==> flow/design.v <==
`timescale 1ns / 1ps
`default_nettype none
module trigger_detector #(
    parameter integer WIDTH = 16
) (
    input wire clk,
    input wire resetn,
    input wire s_tvalid,
    output wire s_tready,
    input wire [WIDTH-1:0] s_tdata,
    input wire [WIDTH-1:0] level,
    output wire m_tvalid,
    input wire m_tready,
    output wire [WIDTH-1:0] m_tdata,
    output reg [1:0] m_tuser  
);
    wire signed [WIDTH-1:0] signed_level = level;
    wire signed [WIDTH-1:0] signed_s_tdata = s_tdata;
    reg signed [WIDTH-1:0] signed_last_data;
    reg last_data_valid = 0;
    assign m_tvalid = s_tvalid;
    assign s_tready = m_tready;
    assign m_tdata = s_tdata;
    always @(posedge clk) begin
        if (resetn == 0) begin
            last_data_valid <= 0;
        end else if (s_tvalid == 1 && s_tready == 1) begin
            last_data_valid <= 1;
            signed_last_data <= signed_s_tdata;
        end
    end
    always @(*) begin
        m_tuser[0] = (signed_s_tdata >= signed_level && signed_last_data < signed_level) ? 1'b1 : 1'b0;
        m_tuser[1] = (signed_s_tdata <= signed_level && signed_last_data > signed_level) ? 1'b1 : 1'b0;
    end
endmodule
* Step by step through the tools: trigger_detector *
The steps from the RTL of trigger_detector to its reports follow in flow order.
Lines are those of the file above, counted from 1.
Cell names lack the library's common part.
The mark -- stands for no value.

design
  top = trigger_detector
  clock port = clk
  library = sky130hd
  library corner = tt_025C_1v80

* After elaboration *
Yosys after proc, flatten, opt, wreduce and memory -nomap, before mapping. Enables and synchronous resets that opt folds into registers are not counted as muxes. Memory bits, and registers merged into a memory's read port (data or address), are not among the register bits. Print and check cells are not counted. Equal cells are merged and count once.

operators by class
  magnitude comparators = 4
  muxes and demuxes = 2
  reduce/logical cells = 4

operator list
  cell                                number
  16-bit greater-or-equal comparator  1
  16-bit greater-than comparator      1
  16-bit less-or-equal comparator     1
  16-bit less-than comparator         1
  1-bit logical AND                   3
  2-bit AND reduction                 1
  1-bit 2-to-1 mux                    2

bit counts
  register bits after elaboration = 16
  input port bits = 36
  output and inout port bits = 20

* Logic depth *
Longest topological path by Yosys (ltp), each cell counted once; first at word level (registers and memories cut), then after technology mapping (sequential cells cut; the memories' decode and read muxes count).

depth
  depth in word-level cells = 3
  ABC_AREA = 0
  mapped depth = 8
  depth with buffers taken out = 8

* After synthesis *
Yosys stat after the flow's synthesis: flattened, memories mapped to cells. It holds for the ABC_AREA given above (unset counts as 0); a run with the other value may have another netlist.

cells by type
  cell      number  area in all (um2)
  edfxtp_1  16      480.461
  ha_1      32      400.384
  buf_4     18      135.13
  inv_1     19      71.318
  a21o_1    6       45.043
  a21oi_1   9       45.043
  nand4_1   5       31.28
  nand3_1   5       25.024
  o31ai_4   1       21.27
  a221oi_2  1       15.014
  mux2_4    1       15.014
  nand2_1   4       15.014
  a211oi_2  1       12.512
  nand4_2   1       12.512
  nor4_2    1       12.512
  o211ai_2  1       12.512
  a2111o_1  1       11.261
  a21boi_2  1       11.261

Other cell types: 11; their cells: 13.

synthesis totals
  mapped cells = 136
  cell area after synthesis = 1457.6 um2
  area of sequential cells = 480.5 um2
  flip-flops = 16

* Path before layout *
OpenSTA on the mapped netlist: ideal clock, no wires. The path of least setup slack (recovery checks aside). Input and output delay are each 20% of the period. Register names are those of the netlist, which keeps one name where synthesis merged equal registers.

path after synthesis
  kind = input to output
  start = input level[15]
  end = output m_tuser[1]
  clock period = 2.73 ns
  input delay = 0.546 ns
  launch time at the first pin = 0.546 ns
  arrival time = 2.261 ns
  setup slack = -0.077 ns
  delay of the path = 1.715 ns
  driving pins on the path = 8
  path buffers = 0
  synthesis period reached = 2.807 ns

"delay of the path" is the arrival time less input delay plus setup time.
At an output port there is no setup time.
"driving pins on the path": output pins that drive a net of the path, with the launching flip-flop's if there is one; two outputs of one cell count as two.
"synthesis period reached" is the clock period less the worst setup slack; recovery checks do not enter. This is arithmetic on one report: input and output delays are still those of the set period (20% each).
The rows between start and end are the longest chain of elaborated cells between them; the timing report does not say that the signal goes this way. Where chains are equally long, one stands for them.
A line is the first line of the expression or statement that the cell stems from. Yosys adds cells for indexed reads and writes and turns some case tables into memories.

between the ends, after synthesis
  cell sequence = inv_1 ha_1 nand4_2 nor4_2 a211oi_2 o211ai_2 mux2_4 a221oi_2
  length of the longest elaborated chain = 3
  elaborated cells on any way between the ends = 4
  those cells by class = 2 x compare; 1 x mux; 1 x reduce/logical

RTL lines, path after synthesis
  what                             RTL line  text
  start, declared                  11        input wire [WIDTH-1:0] level,
  16-bit less-or-equal comparator  34        m_tuser[1] = (signed_s_tdata <= signed_level && signed_last_data > signed_level) ? 1'b1 : 1'b0;
  1-bit logical AND                34
  1-bit 2-to-1 mux                 34
  end, declared                    15        output reg [1:0] m_tuser

* Path in the finished layout *
From the final timing report of record 1: the path of least setup slack in the routed layout; clock arrival at registers is part of the times.

path after layout
  kind = input to output
  start = input level[13]
  end = output m_tuser[1]
  clock period = 4.44 ns
  input delay = 0.89 ns
  launch time at the first pin = 0.89 ns
  arrival time = 3.32 ns
  setup slack = 0.23 ns
  driving pins on the path = 10
  path buffers = 2

The rows between start and end are the longest chain of elaborated cells between them; the timing report does not say that the signal goes this way. Where chains are equally long, one stands for them.

between the ends, after layout
  cell sequence = clkdlybuf4s50_1 inv_1 ha_1 nand4_2 nor4_4 a211oi_2 o211ai_2 mux2_4 a221oi_2 dlygate4sd2_1
  length of the longest elaborated chain = 3
  elaborated cells on any way between the ends = 4
  those cells by class = 2 x compare; 1 x mux; 1 x reduce/logical

RTL lines, path after layout
  what                             RTL line  text
  start, declared                  11        input wire [WIDTH-1:0] level,
  16-bit less-or-equal comparator  34        m_tuser[1] = (signed_s_tdata <= signed_level && signed_last_data > signed_level) ? 1'b1 : 1'b0;
  1-bit logical AND                34
  1-bit 2-to-1 mux                 34
  end, declared                    15        output reg [1:0] m_tuser

Data sheet: physical implementation of trigger_detector

Module trigger_detector, platform sky130hd: 2 stored runs of the flow (Yosys, OpenROAD) with differing settings, in no particular order. Input and output delays are each 20% of the period that was set; the output load is 0.01 pF.
"achieved clock period (ns)" means the clock period less the worst setup slack. The figure is calculated, with input and output delays left at 20% of the set period.
"worst setup path time (ns)" is the time allowed to the run's worst setup path (the clock period less input and output delay, where it has them) less its slack. Clock arrival times count: a late capture clock shortens it, a late launch clock lengthens it.
By "finish__power__total" is meant OpenSTA's value without simulated activity: inputs other than the clock are taken to toggle once in ten clock periods, and the tool carries that through the logic.

settings of record 1
{
  "period_ns": 4.44,
  "CAP_MARGIN": 20,
  "CORE_MARGIN": 2,
  "CORE_UTILIZATION": 40,
  "SLEW_MARGIN": 20
}
report of record 1
yosys chip area after synthesis (um^2): 1457.6
finish__design__die__area: 4142.9
finish__design__instance__area__stdcell: 2043.2
finish__design__instance__utilization: 0.5982
finish__timing__setup__ws: 0.233
finish__timing__setup__tns: 0.000
finish__timing__hold__ws: 1.226
finish__power__total: 4.033e-04
achieved clock period (ns): 4.207
worst setup path time (ns): 2.43
worst setup path kind: input to output

settings of record 2
{
  "period_ns": 2.62,
  "CORE_UTILIZATION": 64,
  "SETUP_SLACK_MARGIN": 0.19,
  "PLACE_DENSITY_LB_ADDON": 0.08,
  "CORE_ASPECT_RATIO": 1.88,
  "CELL_PAD_IN_SITES_DETAIL_PLACEMENT": 1,
  "GPL_TIMING_DRIVEN": 0,
  "SLEW_MARGIN": 40,
  "MAX_ROUTING_LAYER": "met4",
  "CAP_MARGIN": 20,
  "CORE_MARGIN": 2
}
report of record 2: did not finish, place, FLW-0024
